==> flow/design.v <==
`timescale 1ns / 1ps
module anti_jitter(
   input	clk, 
	input	[4:0]  btn, 
	input	[7:0]  sw, 
	output  reg  [4:0]  btn_out, 
	output  reg  [4:0]  btn_pulse, 
	output  reg  [7:0]  sw_ok 
	); 
	reg  [31:0]  counter; 
	reg  [4:0]  btn_temp; 
	reg  [7:0]  sw_temp; 
	reg  pulse; 
	always  @  (posedge  clk)  begin 
		btn_temp  <=  btn; 
		sw_temp  <=  sw; 
		if  (btn_temp  !=  btn  ||  sw_temp  !=  sw)  begin 
			counter  <=  32'h0000_0000; 
			pulse  <=  0; 
		end  else  if  (counter<100000)  begin 
			counter<=counter+1; 
		end  else  begin 
			btn_out  <=  btn; 
			sw_ok  <=  sw; 
			pulse  <=  1; 
			if  (!pulse)  begin 
				btn_pulse  <=  btn; 
			end  else  begin 
				btn_pulse  <=  0; 
			end 
		end
	end
endmodule
---- From RTL to reports: anti_jitter ----
The steps from the RTL of anti_jitter to its reports follow in flow order.
Lines are those of the file above, counted from 1.
Operators carry their Yosys type and port widths (W data, S select, Z words).
A cell with -- has no value.
set-up
  top module .............................. anti_jitter
  clock ................................... clk
  cell library ............................ sky130hd
  corner .................................. tt_025C_1v80

---- Word-level counts ----
Source: Yosys, flattened and elaborated, memories not mapped. Widths are those after wreduce. Registers that Yosys merges into a memory's read port (data or address) are not register bits. Print and check cells do not count. Equal cells are merged and count once.
cells by class
  divide/modulo/power cells ............... 0
  multipliers ............................. 0
  shift-type cells ........................ 0
  bitwise gates (word level) .............. 2
  muxes and demuxes ....................... 0
  equal/unequal tests ..................... 2
  $add $sub $neg .......................... 1
  $lt $le $gt $ge ......................... 1
  reductions and logical operators ........ 2
operators with widths
  kind                     number
  $add A32 B1 Y32 const B  1
  $lt A32 B17 Y1 const B   1
  $ne A8 B8 Y1             1
  $ne A5 B5 Y1             1
  $not A1 Y1               2
  $reduce_and A2 Y1        1
  $logic_or A1 B1 Y1       1
storage and ports
  memory bits (read-only) ................. 0
  word width x clocked read ports ......... 0
  flip-flop bits (word level) ............. 64
  bits in writable memories ............... 0
  output and inout bits ................... 18
  bits in latches ......................... 0
  input bits .............................. 14
  cells after elaboration ................. 15
  memory cells ............................ 0

---- Longest topological paths ----
Depth = most cells in a row (Yosys ltp): at word level without a register or memory, in the mapped netlist without a sequential cell, where the memories' decode and read muxes count.
depth
  depth in word-level cells ............... 4
  ABC_AREA ................................ 0
  gate-level depth with buffers ........... 6
  mapped depth without buffers ............ 6

---- After synthesis ----
The flow's flattened synthesis, as Yosys stat reports it; memories are mapped. The netlist is that of the ABC_AREA named above (0 if unset); the other value can give another one.
The area totals of this step are shown rounded.
cell types
  type                       number  area in all (um^2)
  sky130_fd_sc_hd__dfxtp_1   46      920.883
  sky130_fd_sc_hd__edfxtp_1  18      540.518
  sky130_fd_sc_hd__xnor2_1   12      105.101
  sky130_fd_sc_hd__nor2_1    27      101.347
  sky130_fd_sc_hd__xor2_1    8       70.067
  sky130_fd_sc_hd__inv_1     17      63.811
  sky130_fd_sc_hd__nor4_4    3       63.811
  sky130_fd_sc_hd__nand4_1   6       37.536
  sky130_fd_sc_hd__nor2b_1   6       37.536
  sky130_fd_sc_hd__o31ai_1   5       37.536
  sky130_fd_sc_hd__or4_1     5       37.536
  sky130_fd_sc_hd__a21oi_1   7       35.034
  sky130_fd_sc_hd__a211oi_1  4       30.029
  sky130_fd_sc_hd__nand2_1   6       22.522
  sky130_fd_sc_hd__nand4_4   1       21.27
  sky130_fd_sc_hd__nand3_1   4       20.019
  sky130_fd_sc_hd__and3_1    3       18.768
  sky130_fd_sc_hd__nor4_1    3       18.768
Other cell types: 17; their cells: 23.
synthesis totals
  sequential part of the area ............. 0.00146 mm^2
  cell count .............................. 204
  buffer cells ............................ 5
  synthesis area .......................... 0.00235 mm^2
  flip-flop cells ......................... 64

---- Worst setup path after synthesis ----
Source: OpenSTA report_checks on the synthesized netlist (no wires, ideal clock, input and output delay 20% of the period each), path of least setup slack; recovery checks are left aside. Register names are those of the netlist, which keeps one name where synthesis merged equal registers.
path after synthesis
  kind .................................... input-to-reg
  start point ............................. in btn[2]
  end point ............................... reg btn_out[0]
  path buffers ............................ 0
  external input delay .................... 0.486 ns
  period .................................. 2.43 ns
  driving pins on the path ................ 5
  library setup time ...................... 0.395 ns
  path delay .............................. 1.997 ns
  time at the first pin ................... 0.486 ns
  data arrival time ....................... 2.088 ns
  required time ........................... 2.035 ns
  path slack .............................. -0.053 ns
  synthesis period reached ................ 2.483 ns
"path delay" = arrival - input delay + setup time.
"driving pins on the path": output pins that drive a net of the path, with the launching flip-flop's if there is one; two outputs of one cell count as two.
"synthesis period reached" is the clock period less the worst setup slack; recovery checks do not enter. This is arithmetic on one report: input and output delays are still those of the set period (20% each).
Between the ends stands the longest chain of elaborated cells between them, by number of cells; it is not shown to be the way that was timed. Of several equally long chains one is given.
A line is the first line of the expression or statement that the cell stems from. Yosys adds cells for indexed reads and writes and turns some case tables into memories.
on the way, after synthesis
  cell sequence ........................... sky130_fd_sc_hd__xnor2_1 sky130_fd_sc_hd__nand4_1 sky130_fd_sc_hd__nor4_1 sky130_fd_sc_hd__nand4_1 sky130_fd_sc_hd__nor2b_1
  length of the longest elaborated chain .. 4
  elaborated cells between the ends (all ways) .. 4
  source lines of those cells ............. 1
  those cells by class .................... eq/ne (1); logic (1); reduce/logical (2)
ends and longest elaborated chain, after synthesis
  element             RTL line  text
  from (decl)         4         input [4:0] btn,
  $ne A5 B5 Y1        17        if (btn_temp != btn || sw_temp != sw) begin
  $logic_or A1 B1 Y1  17
  $not A1 Y1          --
  $reduce_and A2 Y1   --
  to (assign)         23        btn_out <= btn;
  to (decl)           6         output reg [4:0] btn_out,

---- Worst path after layout ----
From the final timing report of run 2: the path of least setup slack in the routed layout; clock arrival at registers is part of the times.
path post-layout
  kind .................................... input-to-reg
  start point ............................. in btn[2]
  end point ............................... reg sw_ok[2]
  path slack .............................. 0.87 ns
  required time ........................... 3.46 ns
  library setup time ...................... 0.30 ns
  external input delay .................... 0.69 ns
  driving pins on the path ................ 7
  path buffers ............................ 2
  period .................................. 3.43 ns
  data arrival time ....................... 2.58 ns
  time at the first pin ................... 0.69 ns
Between the ends stands the longest chain of elaborated cells between them, by number of cells; it is not shown to be the way that was timed. Of several equally long chains one is given.
on the way, post-layout
  cell sequence ........................... sky130_fd_sc_hd__clkdlybuf4s50_1 sky130_fd_sc_hd__xnor2_1 sky130_fd_sc_hd__nand4_1 sky130_fd_sc_hd__nor4_1 sky130_fd_sc_hd__nand4_1 sky130_fd_sc_hd__nor2b_1 sky130_fd_sc_hd__buf_4
  length of the longest elaborated chain .. 4
  elaborated cells between the ends (all ways) .. 4
  source lines of those cells ............. 1
  those cells by class .................... eq/ne (1); logic (1); reduce/logical (2)
ends and longest elaborated chain, post-layout
  element             RTL line  text
  from (decl)         4         input [4:0] btn,
  $ne A5 B5 Y1        17        if (btn_temp != btn || sw_temp != sw) begin
  $logic_or A1 B1 Y1  17
  $not A1 Y1          --
  $reduce_and A2 Y1   --
  to (assign)         24        sw_ok <= sw;
  to (decl)           8         output reg [7:0] sw_ok

Lab notebook: anti_jitter

Stored flow runs of anti_jitter (2 of them; Yosys, OpenROAD, sky130hd). They differ in their settings and are not a sequence. Constraints: input delay and output delay 20% of the set period each, output load 0.01 pF.
"clock period reached" = clock period - worst setup slack. The figure is calculated, with input and output delays left at 20% of the set period.
"worst path time" = time allowed to the worst setup path (clock period - input delay - output delay, where it has them) - its slack; a late launch clock adds to it, a late capture clock takes from it.
"total power after layout" rests on the timing tool's default activity at the inputs, not on a simulated workload.
Values from the reports are rounded here.

======== run 1 ========
==> flow/run.sh <==
#!/bin/bash
# the make line also repeats the synthesis and layout settings of config.mk as NAME=value (left out here)
make -C /OpenROAD-flow-scripts/flow DESIGN_CONFIG=/design/flow/config.mk WORK_HOME=/design/flow/orfs CLKGATE_MAP_FILE= finish
==> flow/config.mk <==
export PLATFORM = sky130hd
export DESIGN_NAME = anti_jitter
export DESIGN_NICKNAME = anti_jitter
export VERILOG_FILES = /design/flow/design.v
export SDC_FILE = /design/flow/constraint.sdc
export NUM_CORES = 4
export LEC_CHECK = 0
export CAP_MARGIN = 20
export CELL_PAD_IN_SITES_DETAIL_PLACEMENT = 2
export CELL_PAD_IN_SITES_GLOBAL_PLACEMENT = 0
export CORE_MARGIN = 2
export CORE_UTILIZATION = 69
export GPL_ROUTABILITY_DRIVEN = 0
export GPL_TIMING_DRIVEN = 0
export HOLD_SLACK_MARGIN = 0.11
export MIN_ROUTING_LAYER = met2
export PLACE_DENSITY = 0.76
export SLEW_MARGIN = 20
==> flow/constraint.sdc <==
create_clock -name core_clock -period 3.8 [get_ports {clk}]
set_input_delay 0.7600 -clock core_clock [delete_from_list [all_inputs] [get_ports {clk}]]
set_output_delay 0.7600 -clock core_clock [all_outputs]
set_load 0.01 [all_outputs]

-------- run 1 --------
  did not finish, placement stopped with DPL-0033

======== run 2 ========
==> flow/run.sh <==
#!/bin/bash
# the make line also repeats the synthesis and layout settings of config.mk as NAME=value (left out here)
make -C /OpenROAD-flow-scripts/flow DESIGN_CONFIG=/design/flow/config.mk WORK_HOME=/design/flow/orfs CLKGATE_MAP_FILE= finish
==> flow/config.mk <==
export PLATFORM = sky130hd
export DESIGN_NAME = anti_jitter
export DESIGN_NICKNAME = anti_jitter
export VERILOG_FILES = /design/flow/design.v
export SDC_FILE = /design/flow/constraint.sdc
export NUM_CORES = 4
export LEC_CHECK = 0
export CAP_MARGIN = 20
export CORE_MARGIN = 2
export CORE_UTILIZATION = 40
export SLEW_MARGIN = 20
==> flow/constraint.sdc <==
create_clock -name core_clock -period 3.43 [get_ports {clk}]
set_input_delay 0.6860 -clock core_clock [delete_from_list [all_inputs] [get_ports {clk}]]
set_output_delay 0.6860 -clock core_clock [all_outputs]
set_load 0.01 [all_outputs]

-------- measured, run 2 --------
  mapped cell area after synthesis ........ 0.00235 mm^2
  full die area ........................... 0.00651 mm^2
  standard-cell area after layout ......... 0.00294 mm^2
  utilization after layout ................ 52.4 %
  setup slack of the worst path ........... 0.874 ns
  final setup TNS ......................... 0.000 ns
  smallest hold slack ..................... 0.425 ns
  total power after layout ................ 1440 uW
  clock period reached .................... 2.556 ns
  worst path time ......................... 1.87 ns
  worst setup path type ................... input-to-reg
